==> flow/design.v <==
module part3_ALU (input clk, input [7:0] A, input [7:0] B, input [3:0] FunSel, output reg [7:0] OutALU, output reg [3:0] Flags);
    reg [7:0] B_neg;
    reg cout;
    always @(posedge clk) begin
        B_neg = (~B) + 8'b00000001;  
        cout = Flags[2];
        if(FunSel == 4'b0000)
            OutALU = A;
        else if(FunSel == 4'b0001)
            OutALU = B;
        else if(FunSel == 4'b0010)
            OutALU = ~A;
        else if(FunSel == 4'b0011)
            OutALU = ~B;
        else if(FunSel == 4'b0100) begin  
            {cout, OutALU} = {1'b0, A} + {1'b0, B};
            if(cout == 1) Flags[0] = 1;
            else Flags[0] = 0;
        end
        else if(FunSel == 4'b0101)begin
            {cout, OutALU} = {1'b0, A} + {1'b0, B_neg};  
            if(cout !== OutALU[7]) Flags[0] = 1;  
            else Flags[0] = 0;
        end
        else if(FunSel == 4'b0110)
            begin
                if(A > B) OutALU = A;
                else OutALU = 0;
            end
        else if(FunSel == 4'b0111)
            OutALU = A & B;
        else if(FunSel == 4'b1000)
            OutALU = A | B;
        else if(FunSel == 4'b1001)
            OutALU = ~(A & B);
        else if(FunSel == 4'b1010)
            OutALU = (~A & B) | (A & ~B);
        else if(FunSel == 4'b1011) begin  
            cout = A[7];
            OutALU = A << 1;
        end
        else if (FunSel == 4'b1100) begin  
            cout = A[0];
            OutALU = A >> 1;
        end
        else if (FunSel == 4'b1101)  
            OutALU = A << 1;
        else if (FunSel == 4'b1110)
            OutALU = {A[7], A[7:1]}; 
        else if (FunSel == 4'b1111) begin  
            cout = A[0];
            OutALU = {Flags[2], A[7:1]};
        end
        if (OutALU == 8'b00000000) Flags[3] = 1;  
        else Flags[3] = 0;
        Flags[2] = cout;  
        if (OutALU[7] == 1) Flags[1] = 1;  
        else Flags[1] = 0;
    end
endmodule
; From RTL to reports: part3_ALU
; The steps from the RTL of part3_ALU to its reports follow in flow order.
; Lines are those of the file above, counted from 1.
; Operators: Yosys type, input widths -> output width; for muxes data width and select width s.
; Cell names lack the library's common part.
; The mark n/a stands for no value.
[design]
top_module = part3_ALU
clock = clk
lib = sky130hd
lib_corner = tt_025C_1v80

; Word level
; Source: Yosys, flattened and elaborated, memories not mapped. Widths are those after wreduce. Registers that Yosys merges into a memory's read port (data or address) are not register bits. Print and check cells do not count. Equal cells are merged and count once.
[bits]
inputBits = 21
output_inout_bits = 12
ff_bits = 12
[op_classes]
reduce_logical = 6
n_addsub = 3
eq_ne = 23
mux = 35
bitwise = 12
compare = 1
[ops]
columns = operator, n
row1 = $mux 8, 17
row2 = $eq 4x4->1 const B, 8
row3 = $and 8x8->8, 3
row4 = $not 8->8, 3
row5 = $add 8x8->9, 2
row6 = $mux 1, 18
row7 = $eq 4x3->1 const B, 4
row8 = $or 8x8->8, 2
row9 = $ne 3x3->1 const B, 5
row10 = $reduce_and 12->1, 1
row11 = $ne 5x5->1 const B, 2
row12 = $eq 4x2->1 const B, 2
row13 = $add 8x1->8 const B, 1
row14 = $gt 8x8->1, 1
row15 = $logic_not 8->1, 1
row16 = $reduce_and 5->1, 1
row17 = $reduce_bool 5->1, 1
row18 = $not 1->1, 4
row19 = $eq 4x1->1 const B, 1
row20 = $logic_not 4->1, 1
row21 = $reduce_bool 2->1, 1
row22 = $nex 1x1->1, 1

; Depth
; Yosys ltp: most cells in a row. Word level: on the elaborated netlist, between registers, memories and ports. Mapped: between sequential cells and ports; inverters and the memories' decode and read muxes count.
[logic_depth]
depth_word = 19
abc_area = 0
mapped_depth = 13
ltp_nobuf = 13

; Synthesis result
; The flow's flattened synthesis, as Yosys stat reports it; memories are mapped. The netlist is that of the ABC_AREA named above (0 if unset); the other value can give another one.
; Totals and module areas in this step are rounded.
[mapped]
yosys_area_um2 = 2700
seqArea_um2 = 240
stdcells = 372
flip_flops = 11
[types]
columns = cell_type, n, area_total_um2
row1 = ha_1, 32, 400.384
row2 = xnor2_1, 23, 201.443
row3 = dfxtp_1, 9, 180.173
row4 = o21ai_0, 32, 160.154
row5 = a21oi_1, 26, 130.125
row6 = nand2_1, 27, 101.347
row7 = inv_1, 24, 90.086
row8 = nor2_1, 23, 86.333
row9 = mux2i_1, 8, 80.077
row10 = nor2b_1, 11, 68.816
row11 = buf_2, 13, 65.062
row12 = nand2b_1, 10, 62.56
row13 = edfxtp_1, 2, 60.058
row14 = a211oi_1, 7, 52.55
row15 = a22oi_1, 6, 45.043
row16 = fa_1, 2, 40.038
row17 = nor3_1, 8, 40.038
row18 = a21o_1, 5, 37.536
; Not listed: further types 52, cells in them 104.

; Path before layout
; Path of least setup slack by OpenSTA after synthesis, without wires, with an ideal clock, recovery checks aside; 20% of the period is set as input and as output delay. Where synthesis merged equal registers, the netlist keeps one of their names.
[synth_path]
path_type = input to register
startpoint = in B[0]
endpoint = reg Flags[3]
arrival_ns = 3.421
driving_pins = 11
setup_ns = 0.073
path_buffers = 0
setup_slack_ns = 0.486
launch_ns = 0.796
delay_ns = 2.698
clock_period_ns = 3.98
input_delay_ns = 0.796
t_required_ns = 3.907
period_less_setup_slack_ns = 3.494
; "delay_ns" is the arrival time less input delay plus setup time.
; "driving_pins": output pins that drive a net of the path, with the launching flip-flop's if there is one; two outputs of one cell count as two.
; "period_less_setup_slack_ns" = period - worst setup slack (recovery checks aside). The figure is calculated, with input and output delays left at 20% of the set period.
; The rows between start and end are the longest chain of elaborated cells between them; the timing report does not say that the signal goes this way. Where chains are equally long, one stands for them.
; A line is the first line of the expression or statement that the cell stems from. Yosys adds cells for indexed reads and writes and turns some case tables into memories.
[synth_between]
cell_sequence = inv_1 ha_1 inv_1 fa_1 xnor2_1 a221o_1 a211o_1 a221o_1 or4_1 or3_1 nor3_2
elab_chain_cells = 16
cells_between = 25
[synth_lines]
columns = element, line
row1 = "start, declared", 1  ; module part3_ALU (input clk, input [7:0] A, input [7:0] B, input [3:0] FunSel, output reg [7:0] OutALU, output ...
row2 = $not 8->8, 37  ; OutALU = (~A & B) | (A & ~B);
row3 = $and 8x8->8, 37
row4 = $or 8x8->8, 37
row5 = $mux 8, 36  ; else if(FunSel == 4'b1010)
row6 = $mux 8, 34  ; else if(FunSel == 4'b1001)
row7 = $mux 8, 32  ; else if(FunSel == 4'b1000)
row8 = $mux 8, 30  ; else if(FunSel == 4'b0111)
row9 = [2 not listed], n/a
row10 = $mux 8, 15  ; else if(FunSel == 4'b0100) begin
row11 = $mux 8, 13  ; else if(FunSel == 4'b0011)
row12 = $mux 8, 11  ; else if(FunSel == 4'b0010)
row13 = $mux 8, 9  ; else if(FunSel == 4'b0001)
row14 = $mux 8, 7  ; if(FunSel == 4'b0000)
row15 = $logic_not 8->1, 54  ; if (OutALU == 8'b00000000) Flags[3] = 1;
row16 = $mux 1, 54
row17 = "end, assigned", 54
row18 = "end, assigned", 55  ; else Flags[3] = 0;
row19 = "end, declared", 1

; Timing after layout
; From the final timing report of job 1: the path of least setup slack in the routed layout; clock arrival at registers is part of the times.
[layout_path]
path_type = input to register
startpoint = in B[0]
endpoint = reg Flags[3]
t_required_ns = 2.81
path_buffers = 1
launch_ns = 0.52
arrival_ns = 3.42
input_delay_ns = 0.52
clock_period_ns = 2.62
driving_pins = 12
setup_ns = 0.07
setup_slack_ns = -0.62
; The rows between start and end are the longest chain of elaborated cells between them; the timing report does not say that the signal goes this way. Where chains are equally long, one stands for them.
[layout_between]
cell_sequence = buf_12 inv_12 ha_4 inv_2 fa_2 xnor2_2 a221o_1 a211o_1 a221o_1 or4_4 or3_4 nor3_2
elab_chain_cells = 16
cells_between = 25
[layout_lines]
columns = element, line
row1 = "start, declared", 1  ; module part3_ALU (input clk, input [7:0] A, input [7:0] B, input [3:0] FunSel, output reg [7:0] OutALU, output ...
row2 = $not 8->8, 37  ; OutALU = (~A & B) | (A & ~B);
row3 = $and 8x8->8, 37
row4 = $or 8x8->8, 37
row5 = $mux 8, 36  ; else if(FunSel == 4'b1010)
row6 = $mux 8, 34  ; else if(FunSel == 4'b1001)
row7 = $mux 8, 32  ; else if(FunSel == 4'b1000)
row8 = $mux 8, 30  ; else if(FunSel == 4'b0111)
row9 = [2 not listed], n/a
row10 = $mux 8, 15  ; else if(FunSel == 4'b0100) begin
row11 = $mux 8, 13  ; else if(FunSel == 4'b0011)
row12 = $mux 8, 11  ; else if(FunSel == 4'b0010)
row13 = $mux 8, 9  ; else if(FunSel == 4'b0001)
row14 = $mux 8, 7  ; if(FunSel == 4'b0000)
row15 = $logic_not 8->1, 54  ; if (OutALU == 8'b00000000) Flags[3] = 1;
row16 = $mux 1, 54
row17 = "end, assigned", 54
row18 = "end, assigned", 55  ; else Flags[3] = 0;
row19 = "end, declared", 1

Measured data: module part3_ALU, platform sky130hd, 2 stored runs of the flow under differing settings, order arbitrary. Input and output delays are each 20% of the period that was set; the output load is 0.01 pF.
"fin_power_w" rests on the timing tool's default activity at the inputs, not on a simulated workload.
Measured values are rounded.

# job 1
==> flow/run.sh <==
#!/bin/bash
# the make line also repeats the synthesis and layout settings of config.mk as NAME=value (left out here)
make -C /OpenROAD-flow-scripts/flow DESIGN_CONFIG=/design/flow/config.mk WORK_HOME=/design/flow/orfs CLKGATE_MAP_FILE= finish
==> flow/config.mk <==
export PLATFORM = sky130hd
export DESIGN_NAME = part3_ALU
export DESIGN_NICKNAME = part3_ALU
export VERILOG_FILES = /design/flow/design.v
export SDC_FILE = /design/flow/constraint.sdc
export NUM_CORES = 4
export LEC_CHECK = 0
export CAP_MARGIN = 20
export CORE_MARGIN = 2
export CORE_UTILIZATION = 40
export SLEW_MARGIN = 20
==> flow/constraint.sdc <==
create_clock -name core_clock -period 2.62 [get_ports {clk}]
set_input_delay 0.5240 -clock core_clock [delete_from_list [all_inputs] [get_ports {clk}]]
set_output_delay 0.5240 -clock core_clock [all_outputs]
set_load 0.01 [all_outputs]

==> job 1: results <==
synth_area_um2=2700
total_die_area_um2=7410
cell_area_final_um2=4700
util_frac=0.732
setup_ws_ns=-0.616
timing.setup.tns_ns=-1.16
final_hold_ws_ns=0.835
fin_power_w=0.00146

# job 2
==> flow/run.sh <==
#!/bin/bash
# the make line also repeats the synthesis and layout settings of config.mk as NAME=value (left out here)
make -C /OpenROAD-flow-scripts/flow DESIGN_CONFIG=/design/flow/config.mk WORK_HOME=/design/flow/orfs CLKGATE_MAP_FILE= finish
==> flow/config.mk <==
export PLATFORM = sky130hd
export DESIGN_NAME = part3_ALU
export DESIGN_NICKNAME = part3_ALU
export VERILOG_FILES = /design/flow/design.v
export SDC_FILE = /design/flow/constraint.sdc
export NUM_CORES = 4
export LEC_CHECK = 0
export CAP_MARGIN = 20
export CELL_PAD_IN_SITES_DETAIL_PLACEMENT = 1
export CORE_MARGIN = 2
export CORE_UTILIZATION = 47
export CTS_CLUSTER_DIAMETER = 337
export GPL_TIMING_DRIVEN = 1
export MAX_ROUTING_LAYER = met4
export MIN_ROUTING_LAYER = met2
export PLACE_DENSITY_LB_ADDON = 0.28
export SETUP_SLACK_MARGIN = 0.82
export SLEW_MARGIN = 20
==> flow/constraint.sdc <==
create_clock -name core_clock -period 3.14 [get_ports {clk}]
set_input_delay 0.6280 -clock core_clock [delete_from_list [all_inputs] [get_ports {clk}]]
set_output_delay 0.6280 -clock core_clock [all_outputs]
set_load 0.01 [all_outputs]

==> job 2: results <==
outcome="incomplete, placement halted on DPL-0033"
