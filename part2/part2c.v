==> flow/design.v <==
module part2c_ARF(
    input clk,
    input [7:0] I,
    input [1:0] OutASel,
    input [1:0] OutBSel,
    input [1:0] FunSel,
    input [3:0] RSel,
    output reg [7:0] OutA,
    output reg [7:0] OutB
);
reg [7:0] PC;
reg [7:0] AR;
reg [7:0] SP;
reg [7:0] PCPast;
always @ (posedge clk) begin
    if(FunSel == 2'b00)
    begin
        if(RSel[3] == 1) 
            PC = 8'b00000000;
        if(RSel[2] == 1) 
            AR = 8'b00000000;
        if(RSel[1] == 1) 
            SP = 8'b00000000;
        if(RSel[0] == 1) 
            PCPast = 8'b00000000;
    end
    else if(FunSel == 2'b01)
    begin
        if(RSel[3] == 1) 
            PC = I;
        if(RSel[2] == 1) 
            AR = I;
        if(RSel[1] == 1) 
            SP = I;
        if(RSel[0] == 1)
            PCPast = I;
    end
    else if(FunSel == 2'b10)
    begin
        if(RSel[3] == 1) 
            PC = PC + 1;
        if(RSel[2] == 1) 
            AR = AR + 1;
        if(RSel[1] == 1) 
            SP = SP + 1;
        if(RSel[0] == 1)
            PCPast = PCPast + 1;
    end
    else if(FunSel == 2'b11)
    begin
        if(RSel[3] == 1) 
            PC = PC - 1;
        if(RSel[2] == 1) 
            AR = AR - 1;
        if(RSel[1] == 1) 
            SP = SP - 1;
        if(RSel[0] == 1)
            PCPast = PCPast - 1;
    end
    if(OutASel == 2'b00) OutA = AR;
    else if(OutASel == 2'b01) OutA = SP;
    else if(OutASel == 2'b10) OutA = PCPast;
    else if(OutASel == 2'b11) OutA = PC;
    if(OutBSel == 2'b00) OutB = AR;
    else if(OutBSel == 2'b01) OutB = SP;
    else if(OutBSel == 2'b10) OutB = PCPast;
    else if(OutBSel == 2'b11) OutB = PC;
end
endmodule
; Step by step through the tools: part2c_ARF
; What the tools print for part2c_ARF, step after step.
; Lines are those of the file above, counted from 1.
; Operators carry their Yosys type and port widths (W data, S select, Z words).
; Cell names lack the library's common part.
; The mark -- stands for no value.
[design]
top = part2c_ARF
clock_port = clk
cell_library = sky130hd
pvt_corner = tt_025C_1v80

; Word level
; Yosys after proc, flatten, opt, wreduce and memory -nomap, before mapping. Memory bits, and registers merged into a memory's read port (data or address), are not among the register bits. Print and check cells are not counted. Equal cells are merged and count once.
[word_totals]
ff_bits = 48
n_memories = 0
wordCells = 68
clocked_rd_ports_x_width = 0
mem_bits_ro = 0
output_inout_bits = 16
latch_bits = 0
mem_bits_rw = 0
[op_classes]
shift = 0
equal = 9
mux = 40
div_mod_pow = 0
reduce_and_logical = 5
logic = 0
compare = 0
add_sub_neg = 8
multipliers = 0
[op_table]
columns = operator, n
row1 = $mux W8, 40
row2 = $add A8 B1 Y8 const B, 4
row3 = $sub A8 B1 Y8 const B, 4
row4 = $eq A2 B2 Y1 const B, 6
row5 = $reduce_bool A4 Y1, 2
row6 = $eq A2 B1 Y1 const B, 3
row7 = $logic_not A2 Y1, 3

; Longest topological paths
; Longest topological path by Yosys (ltp), each cell counted once; first at word level (registers and memories cut), then after technology mapping (sequential cells cut; the memories' decode and read muxes count).
[depth]
word_depth = 10
ABC_AREA = 0
depth_mapped = 8
mapped_depth_nobuf = 8

; After synthesis
; The flow's flattened synthesis, as Yosys stat reports it; memories are mapped. The netlist is that of the ABC_AREA named above (0 if unset); the other value can give another one.
[types]
columns = cell, n, area_total_um2
row1 = dfxtp_1, 32, 640.614
row2 = edfxtp_1, 16, 480.461
row3 = mux4_2, 14, 315.302
row4 = a21oi_1, 34, 170.163
row5 = mux2i_1, 17, 170.163
row6 = ha_1, 12, 150.144
row7 = nor2_1, 33, 123.869
row8 = xor2_1, 12, 105.101
row9 = o21ai_0, 16, 80.077
row10 = inv_1, 21, 78.826
row11 = nand2_1, 20, 75.072
row12 = o211ai_1, 6, 45.043
row13 = a221oi_1, 5, 43.792
row14 = a31oi_1, 7, 43.792
row15 = and3_1, 7, 43.792
row16 = a211oi_1, 5, 37.536
row17 = buf_2, 7, 35.034
row18 = nand4_1, 5, 31.28
; Not listed: further types 41, cells in them 83.
[synth_totals]
stdcells = 352
mapped_area_mm2 = 0.0032619
seqArea_mm2 = 0.0011211
ffs = 48

; Worst setup path after synthesis
; OpenSTA on the mapped netlist: ideal clock, no wires. The path of least setup slack (recovery checks aside). Input and output delay are each 20% of the period. Register names are those of the netlist, which keeps one name where synthesis merged equal registers.
[synth_timing]
kind = in2reg
from = in RSel[2]
to = reg OutA[5]
path_buffers = 1
setup_ns = 0.272
stages = 7
path_delay_ns = 1.807
clock_period_ns = 4.14
required_time_ns = 3.868
input_delay_ns = 0.828
arrival_time_ns = 2.363
setup_slack_ns = 1.505
launch_ns = 0.828
synth_period_reached_ns = 2.635
; "path_delay_ns" is the arrival time less input delay plus setup time.
; "stages" counts driving pins, that of a launching flip-flop among them; a cell with two outputs on the path counts twice.
; "synth_period_reached_ns" = period - worst setup slack (recovery checks aside). The figure is calculated, with input and output delays left at 20% of the set period.
; The rows between start and end are the longest chain of elaborated cells between them; the timing report does not say that the signal goes this way. Where chains are equally long, one stands for them.
; A line is the first line of the expression or statement that the cell stems from. Yosys adds cells for indexed reads and writes and turns some case tables into memories.
; A register here has more assigning lines than the two given.
[synth_between]
path_cell_list = buf_2 -> nand4b_1 -> or4_1 -> o22ai_1 -> xnor2_1 -> mux2i_2 -> mux4_2
elab_chain_len = 6
cells_between = 9
lines_between = 9
cone_classes = 9 x mux
[synth_lines]
columns = element, line
row1 = "start, declared", 7  ; input [3:0] RSel,
row2 = $mux W8, 53  ; if(RSel[2] == 1)
row3 = $mux W8, 49  ; else if(FunSel == 2'b11)
row4 = $mux W8, 38  ; else if(FunSel == 2'b10)
row5 = $mux W8, 27  ; else if(FunSel == 2'b01)
row6 = $mux W8, 16  ; if(FunSel == 2'b00)
row7 = $mux W8, 60  ; if(OutASel == 2'b00) OutA = AR;
row8 = "end, assigned", 60
row9 = "end, assigned", 62  ; else if(OutASel == 2'b10) OutA = PCPast;
row10 = "end, declared", 8  ; output reg [7:0] OutA,

; Timing after layout
; Path of least setup slack in the final report of run A (OpenROAD, finished layout, wires in). Where an end is a register, its clock arrival counts in the times.
[layout_timing]
kind = reg2reg
from = reg PCPast[0]
to = reg OutA[7]
arrival_time_ns = 2.40
required_time_ns = 2.14
launch_ns = 0.30
clock_period_ns = 2.1
setup_slack_ns = -0.26
stages = 7
path_buffers = 0
setup_ns = 0.26
; The rows between start and end are the longest chain of elaborated cells between them; the timing report does not say that the signal goes this way. Where chains are equally long, one stands for them.
; A register here has more assigning lines than the two given.
[layout_between]
path_cell_list = dfxtp_2 -> or4b_4 -> nor4_4 -> a2bb2oi_2 -> xor2_1 -> a21oi_2 -> mux4_2
elab_chain_len = 9
cells_between = 11
lines_between = 11
cone_classes = 2 x add/sub; 9 x mux
[layout_lines]
columns = element, line
row1 = "start, declared", 14  ; reg [7:0] PCPast;
row2 = "start, assigned", 47  ; PCPast = PCPast + 1;
row3 = "start, assigned", 58  ; PCPast = PCPast - 1;
row4 = $sub A8 B1 Y8, 58
row5 = $mux W8, 57  ; if(RSel[0] == 1)
row6 = $mux W8, 49  ; else if(FunSel == 2'b11)
row7 = $mux W8, 38  ; else if(FunSel == 2'b10)
row8 = $mux W8, 27  ; else if(FunSel == 2'b01)
row9 = $mux W8, 16  ; if(FunSel == 2'b00)
row10 = $mux W8, 62  ; else if(OutASel == 2'b10) OutA = PCPast;
row11 = $mux W8, 61  ; else if(OutASel == 2'b01) OutA = SP;
row12 = $mux W8, 60  ; if(OutASel == 2'b00) OutA = AR;
row13 = "end, assigned", 60
row14 = "end, assigned", 62
row15 = "end, declared", 8  ; output reg [7:0] OutA,

Add stored flow runs of part2c_ARF

Flow measurements of part2c_ARF on sky130hd: 2 stored runs with different settings, listed in no order. Input and output delays are each 20% of the period that was set; the output load is 0.01 pF.
"achieved_clock_period_ns" means the clock period less the worst setup slack. The figure is calculated, with input and output delays left at 20% of the set period.
"worst_path_ns": the worst setup path's part of the clock period (all of it between registers, 20% less for each end at a port) less its slack. A launch clock that arrives late makes it longer, a capture clock that arrives late makes it shorter.
"design_power_mw" is the tool's figure for a default switching activity; nothing was simulated.

# run A
==> flow/run.sh <==
#!/bin/bash
# the make line also repeats the synthesis and layout settings of config.mk as NAME=value (left out here)
make -C /OpenROAD-flow-scripts/flow DESIGN_CONFIG=/design/flow/config.mk WORK_HOME=/design/flow/orfs CLKGATE_MAP_FILE= finish
==> flow/config.mk <==
export PLATFORM = sky130hd
export DESIGN_NAME = part2c_ARF
export DESIGN_NICKNAME = part2c_ARF
export VERILOG_FILES = /design/flow/design.v
export SDC_FILE = /design/flow/constraint.sdc
export NUM_CORES = 4
export LEC_CHECK = 0
export CAP_MARGIN = 20
export CELL_PAD_IN_SITES_DETAIL_PLACEMENT = 2
export CORE_MARGIN = 2
export CORE_UTILIZATION = 27
export PLACE_DENSITY = 0.68
export SLEW_MARGIN = 20
export TNS_END_PERCENT = 85
==> flow/constraint.sdc <==
create_clock -name core_clock -period 2.1 [get_ports {clk}]
set_input_delay 0.4200 -clock core_clock [delete_from_list [all_inputs] [get_ports {clk}]]
set_output_delay 0.4200 -clock core_clock [all_outputs]
set_load 0.01 [all_outputs]

==> run A: results <==
worst_path_ns=2.36
worstPathKind="reg2reg"
achieved_clock_period_ns=2.359
post_synth_area_mm2=0.0032619
final_setup_ws_ns=-0.259
die_footprint_mm2=0.0129766
finalUtil_pct=41.1
tns_setup_ns=-1.625
design_power_mw=3.950
finalCellArea_mm2=0.0048997

# run B
==> flow/run.sh <==
#!/bin/bash
# the make line also repeats the synthesis and layout settings of config.mk as NAME=value (left out here)
make -C /OpenROAD-flow-scripts/flow DESIGN_CONFIG=/design/flow/config.mk WORK_HOME=/design/flow/orfs CLKGATE_MAP_FILE= finish
==> flow/config.mk <==
export PLATFORM = sky130hd
export DESIGN_NAME = part2c_ARF
export DESIGN_NICKNAME = part2c_ARF
export VERILOG_FILES = /design/flow/design.v
export SDC_FILE = /design/flow/constraint.sdc
export NUM_CORES = 4
export LEC_CHECK = 0
export CAP_MARGIN = 20
export CORE_MARGIN = 2
export CORE_UTILIZATION = 40
export SETUP_SLACK_MARGIN = -0.15
export SLEW_MARGIN = 20
==> flow/constraint.sdc <==
create_clock -name core_clock -period 2.83 [get_ports {clk}]
set_input_delay 0.5660 -clock core_clock [delete_from_list [all_inputs] [get_ports {clk}]]
set_output_delay 0.5660 -clock core_clock [all_outputs]
set_load 0.01 [all_outputs]

==> run B: results <==
worst_path_ns=2.06
worstPathKind="in2reg"
achieved_clock_period_ns=2.623
post_synth_area_mm2=0.0032619
final_setup_ws_ns=0.207
die_footprint_mm2=0.0088934
finalUtil_pct=51.4
tns_setup_ns=0.000
design_power_mw=2.122
finalCellArea_mm2=0.0040151
