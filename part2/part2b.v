==> flow/design.v <==
module part2b (
    input clk,
    input [7:0] I,
    input [2:0] O1Sel,
    input [2:0] O2Sel,
    input [1:0] FunSel,
    input [3:0] RSel,
    input [3:0] TSel,
    output reg [7:0] O1,
    O2
);
    reg [7:0] R1;
    reg [7:0] R2;
    reg [7:0] R3;
    reg [7:0] R4;
    reg [7:0] T1;
    reg [7:0] T2;
    reg [7:0] T3;
    reg [7:0] T4;
    always @ (posedge clk) begin
        if(FunSel == 2'b00) begin
            if(RSel[0] == 1) 
                 R4 = 8'b00000000;
            if(RSel[1] == 1) 
                 R3 = 8'b00000000;
            if(RSel[2] == 1) 
                 R2 = 8'b00000000;
            if(RSel[3] == 1) 
                 R1 = 8'b00000000;
            if(TSel[0] == 1) 
                 T4 = 8'b00000000;
            if(TSel[1] == 1) 
                 T3 = 8'b00000000;
            if(TSel[2] == 1) 
                 T2 = 8'b00000000;
            if(TSel[3] == 1) 
                 T1 = 8'b00000000;
        end
        else if(FunSel == 2'b01) begin
            if(RSel[0])  R4 = I;
            if(RSel[1])  R3 = I;
            if(RSel[2])  R2 = I;
            if(RSel[3])  R1 = I;
            if(TSel[0])  T4 = I;
            if(TSel[1])  T3 = I;
            if(TSel[2])  T2 = I;
            if(TSel[3])  T1 = I;
        end
        else if(FunSel == 2'b10) begin
            if(RSel[0])  R4 = R4 - 1;
            if(RSel[1])  R3 = R3 - 1;
            if(RSel[2])  R2 = R2 - 1;
            if(RSel[3])  R1 = R1 - 1;
            if(TSel[0])  T4 = T4 - 1;
            if(TSel[1])  T3 = T3 - 1;
            if(TSel[2])  T2 = T2 - 1;
            if(TSel[3])  T1 = T1 - 1;
        end
        else if(FunSel == 2'b11) begin
            if(RSel[0])  R4 = R4 + 1;
            if(RSel[1])  R3 = R3 + 1;
            if(RSel[2])  R2 = R2 + 1;
            if(RSel[3])  R1 = R1 + 1;
            if(TSel[0])  T4 = T4 + 1;
            if(TSel[1])  T3 = T3 + 1;
            if(TSel[2])  T2 = T2 + 1;
            if(TSel[3])  T1 = T1 + 1;
        end
        if( O1Sel == 3'b000)  O1 = T1;
        else if( O1Sel == 3'b001)  O1 = T2;
        else if( O1Sel == 3'b010)  O1 = T3;
        else if( O1Sel == 3'b011)  O1 = T4;
        else if( O1Sel == 3'b100)  O1 = R1;
        else if( O1Sel == 3'b101)  O1 = R2;
        else if( O1Sel == 3'b110)  O1 = R3;
        else if( O1Sel == 3'b111)  O1 = R4;
        if( O2Sel == 3'b000)  O2 = T1;
        else if( O2Sel == 3'b001)  O2 = T2;
        else if( O2Sel == 3'b010)  O2 = T3;
        else if( O2Sel == 3'b011)  O2 = T4;
        else if( O2Sel == 3'b100)  O2 = R1;
        else if( O2Sel == 3'b101)  O2 = R2;
        else if( O2Sel == 3'b110)  O2 = R3;
        else if( O2Sel == 3'b111)  O2 = R4;
    end 
endmodule
### Reports on part2b

What the tools print for part2b, step after step.
Line numbers count from 1 in the design file above.
Cell names lack the library's common part.
Not given: --

| set-up | value |
|---|---|
| design top | part2b |
| clock port | clk |
| library | sky130hd |
| corner | tt_025C_1v80 |

### Word level

Yosys after proc, flatten, opt, wreduce and memory -nomap, before mapping. Memory bits, and registers merged into a memory's read port (data or address), are not among the register bits. Print and check cells are not counted. Equal cells are merged and count once.

| bit counts | value |
|---|---|
| input bits | 25 |
| flip-flop bits (word level) | 80 |

| operators by class | value |
|---|---|
| add/subtract/negate cells | 16 |
| reduce/logical cells | 5 |
| eq/ne operators | 17 |
| multiplexer cells | 80 |

Operators by type and width:

| operator | number |
|---|---|
| 8-bit 2-to-1 mux | 80 |
| 8-bit by 1-bit adder with 8-bit output (second input constant) | 8 |
| 8-bit by 1-bit subtractor with 8-bit output (second input constant) | 8 |
| 3-bit == test (second input constant) | 8 |
| 8-bit nonzero test | 2 |
| 3-bit by 2-bit == test with 1-bit output (second input constant) | 4 |
| 3-bit by 1-bit == test with 1-bit output (second input constant) | 2 |
| 3-bit zero test | 2 |
| 2-bit == test (second input constant) | 2 |
| 2-bit by 1-bit == test with 1-bit output (second input constant) | 1 |
| 2-bit zero test | 1 |

### Longest topological paths

Yosys ltp: most cells in a row. Word level: on the elaborated netlist, between registers, memories and ports. Mapped: between sequential cells and ports; inverters and the memories' decode and read muxes count.

| logic depth | value |
|---|---|
| word-level depth | 14 |
| ABC_AREA | 1 |
| depth in mapped cells | 19 |
| gate-level depth less buffers | 18 |

### Synthesis result

Source: synth_stat.txt of the flow (Yosys; design flattened, memories mapped). It holds for the ABC_AREA given above (unset counts as 0); a run with the other value may have another netlist.
The area totals of this step are shown rounded.

| synthesis totals | value |
|---|---|
| standard cells after synthesis | 1163 |
| buffer cells | 43 |
| mapped flip-flops | 80 |
| sequential area | 0.00176 mm^2 |
| cell area after synthesis | 0.00703 mm^2 |

Cells by type:

| cell type | number |
|---|---|
| nand2_1 | 364 |
| dfxtp_1 | 64 |
| nand3_1 | 126 |
| inv_1 | 143 |
| edfxtp_1 | 16 |
| a21oi_1 | 88 |
| o21ai_0 | 81 |
| ha_1 | 24 |
| nor2_1 | 58 |
| nor3_1 | 23 |
| o211ai_1 | 13 |
| xor2_1 | 11 |
| nand4_1 | 15 |
| buf_6 | 7 |
| buf_2 | 15 |
| o21ai_1 | 14 |
| clkbuf_1 | 18 |
| a32oi_1 | 7 |

Other cell types: 31; their cells: 76.

### Timing after synthesis

Source: OpenSTA report_checks on the synthesized netlist (no wires, ideal clock, input and output delay 20% of the period each), path of least setup slack; recovery checks are left aside. Register names are those of the netlist, which keeps one name where synthesis merged equal registers.

| timing path post-synthesis | value |
|---|---|
| path kind | in2reg |
| from | input port RSel[0] |
| to | register O2[0] |
| clock period | 2.67 ns |
| data required time | 2.416 ns |
| driving pins on the path | 15 |
| arrival | 1.934 ns |
| input delay | 0.534 ns |
| path buffers | 2 |
| time at the first pin | 0.534 ns |
| path slack | 0.481 ns |
| setup time | 0.254 ns |
| path delay | 1.654 ns |
| period reached after synthesis | 2.189 ns |

"path delay" is the arrival time less input delay plus setup time.
"driving pins on the path": output pins that drive a net of the path, with the launching flip-flop's if there is one; two outputs of one cell count as two.
"period reached after synthesis" is the clock period less the worst setup slack; recovery checks do not enter. This is arithmetic on one report: input and output delays are still those of the set period (20% each).
The rows between start and end are the longest chain of elaborated cells between them; the timing report does not say that the signal goes this way. Where chains are equally long, one stands for them.
Each line given opens the expression or statement behind the cell; cells for indexed reads and writes are added by Yosys, which also makes memories of some case tables.
At most two assigning lines are given for a register; there are more.

| between the ends, post-synthesis | value |
|---|---|
| path through | buf_2 inv_1 buf_2 ha_1 nor2_1 a21oi_1 nand2_1 nor2_1 o21ai_0 nand2_1 nand3_1 o211ai_1 nand2_1 nand3_1 nand2_1 |
| length of the longest elaborated chain | 13 |
| elaborated cells on any way between the ends | 16 |
| source lines of those cells | 16 |
| those cells by class | mux: 16 |

Ends and longest elaborated chain, post-synthesis:

| item | line | RTL |
|---|---|---|
| start, declared | 7 | `input [3:0] RSel,` |
| 8-bit 2-to-1 mux | 60 | `if(RSel[0])  R4 = R4 + 1;` |
| 8-bit 2-to-1 mux | 59 | `else if(FunSel == 2'b11) begin` |
| 8-bit 2-to-1 mux | 49 | `else if(FunSel == 2'b10) begin` |
| 8-bit 2-to-1 mux | 39 | `else if(FunSel == 2'b01) begin` |
| 8-bit 2-to-1 mux | 21 | `if(FunSel == 2'b00) begin` |
| 8-bit 2-to-1 mux | 84 | `else if( O2Sel == 3'b111)  O2 = R4;` |
| 8-bit 2-to-1 mux | 83 | `else if( O2Sel == 3'b110)  O2 = R3;` |
| 8-bit 2-to-1 mux | 82 | `else if( O2Sel == 3'b101)  O2 = R2;` |
| 8-bit 2-to-1 mux | 81 | `else if( O2Sel == 3'b100)  O2 = R1;` |
| 8-bit 2-to-1 mux | 80 | `else if( O2Sel == 3'b011)  O2 = T4;` |
| 8-bit 2-to-1 mux | 79 | `else if( O2Sel == 3'b010)  O2 = T3;` |
| 8-bit 2-to-1 mux | 78 | `else if( O2Sel == 3'b001)  O2 = T2;` |
| 8-bit 2-to-1 mux | 77 | `if( O2Sel == 3'b000)  O2 = T1;` |
| end, assigned | 77 |  |
| end, assigned | 78 |  |
| end, declared | 10 | `O2` |

### Worst path after layout

Path of least setup slack in the final report of stored run 2 (OpenROAD, finished layout, wires in). Where an end is a register, its clock arrival counts in the times.

| timing path post-layout | value |
|---|---|
| path kind | in2reg |
| from | input port RSel[0] |
| to | register O1[5] |
| path slack | 0.82 ns |
| data required time | 4.02 ns |
| path buffers | 1 |
| driving pins on the path | 16 |
| input delay | 0.78 ns |
| clock period | 3.9 ns |
| setup time | 0.24 ns |
| time at the first pin | 0.78 ns |
| arrival | 3.21 ns |

The rows between start and end are the longest chain of elaborated cells between them; the timing report does not say that the signal goes this way. Where chains are equally long, one stands for them.
At most two assigning lines are given for a register; there are more.

| between the ends, post-layout | value |
|---|---|
| path through | clkdlybuf4s50_1 inv_1 nor2_2 nand2_1 nand2_1 nand3_1 nand3_1 nand2_1 nand2_1 nand3_1 nand3_1 nand2_1 nand2_1 nand2_1 nand3_1 nand2_1 |
| length of the longest elaborated chain | 13 |
| elaborated cells on any way between the ends | 16 |
| source lines of those cells | 16 |
| those cells by class | mux: 16 |

Ends and longest elaborated chain, post-layout:

| item | line | RTL |
|---|---|---|
| start, declared | 7 | `input [3:0] RSel,` |
| 8-bit 2-to-1 mux | 60 | `if(RSel[0])  R4 = R4 + 1;` |
| 8-bit 2-to-1 mux | 59 | `else if(FunSel == 2'b11) begin` |
| 8-bit 2-to-1 mux | 49 | `else if(FunSel == 2'b10) begin` |
| 8-bit 2-to-1 mux | 39 | `else if(FunSel == 2'b01) begin` |
| 8-bit 2-to-1 mux | 21 | `if(FunSel == 2'b00) begin` |
| 8-bit 2-to-1 mux | 76 | `else if( O1Sel == 3'b111)  O1 = R4;` |
| 8-bit 2-to-1 mux | 75 | `else if( O1Sel == 3'b110)  O1 = R3;` |
| 8-bit 2-to-1 mux | 74 | `else if( O1Sel == 3'b101)  O1 = R2;` |
| 8-bit 2-to-1 mux | 73 | `else if( O1Sel == 3'b100)  O1 = R1;` |
| 8-bit 2-to-1 mux | 72 | `else if( O1Sel == 3'b011)  O1 = T4;` |
| 8-bit 2-to-1 mux | 71 | `else if( O1Sel == 3'b010)  O1 = T3;` |
| 8-bit 2-to-1 mux | 70 | `else if( O1Sel == 3'b001)  O1 = T2;` |
| 8-bit 2-to-1 mux | 69 | `if( O1Sel == 3'b000)  O1 = T1;` |
| end, assigned | 69 |  |
| end, assigned | 70 |  |
| end, declared | 9 | `output reg [7:0] O1,` |

FLOW RESULTS
============

Design part2b on sky130hd. What follows are 2 stored runs of the flow, each under its own settings; their order means nothing. The constraints put input and output delay at 20% of the set period each and load the outputs with 0.01 pF.
"clock period achieved" = clock period - worst setup slack. The figure is calculated, with input and output delays left at 20% of the set period.
By "critical setup path time" is meant the share of the clock period that the worst setup path is allowed (20% is reserved at inputs, 20% at outputs), minus its slack. Clock arrival times at its registers enter into it.
"power": no workload was simulated; the value follows from the tool's default switching activity.
Results are given in rounded form.
Among the settings, n/a means not set for that run.
Among the results, n/a means that no value is shown for the run.

| item | stored run 1 | stored run 2 |
|---|---|---|
| period_ns | 3.83 | 3.9 |
| CORE_UTILIZATION | 64 | 29 |
| SETUP_SLACK_MARGIN | 0.71 | -0.36 |
| PLACE_DENSITY | 0.38 | n/a |
| CORE_ASPECT_RATIO | 1.93 | n/a |
| CELL_PAD_IN_SITES_GLOBAL_PLACEMENT | 3 | n/a |
| CELL_PAD_IN_SITES_DETAIL_PLACEMENT | 0 | n/a |
| ABC_AREA | 0 | 1 |
| GPL_TIMING_DRIVEN | 1 | n/a |
| CTS_CLUSTER_SIZE | 24 | n/a |
| CAP_MARGIN | 10 | 10 |
| MIN_ROUTING_LAYER | met1 | n/a |
| CORE_MARGIN | 2 | 2 |
| SLEW_MARGIN | 20 | 20 |
| PLACE_DENSITY_LB_ADDON | n/a | 0.14 |
| TNS_END_PERCENT | n/a | 50 |
| CTS_CLUSTER_DIAMETER | n/a | 243 |
| MAX_ROUTING_LAYER | n/a | met4 |
| total negative setup slack (ns) | n/a | 0.000 |
| power (µW) | n/a | 3230 |
| area of the die (mm^2) | n/a | 0.0255 |
| worst slack on setup checks (ns) | n/a | 0.817 |
| standard-cell area after routing (mm^2) | n/a | 0.00826 |
| critical setup path time (ns) | n/a | 2.30 |
| type of the worst setup path | n/a | in2reg |
| utilization after routing (%) | n/a | 35.0 |
| worst-case hold slack (ns) | n/a | 0.569 |
| clock period achieved (ns) | n/a | 3.083 |
| synthesis area (mm^2) | n/a | 0.00703 |

Stored run 1: incomplete, placement halted on GPL-0301
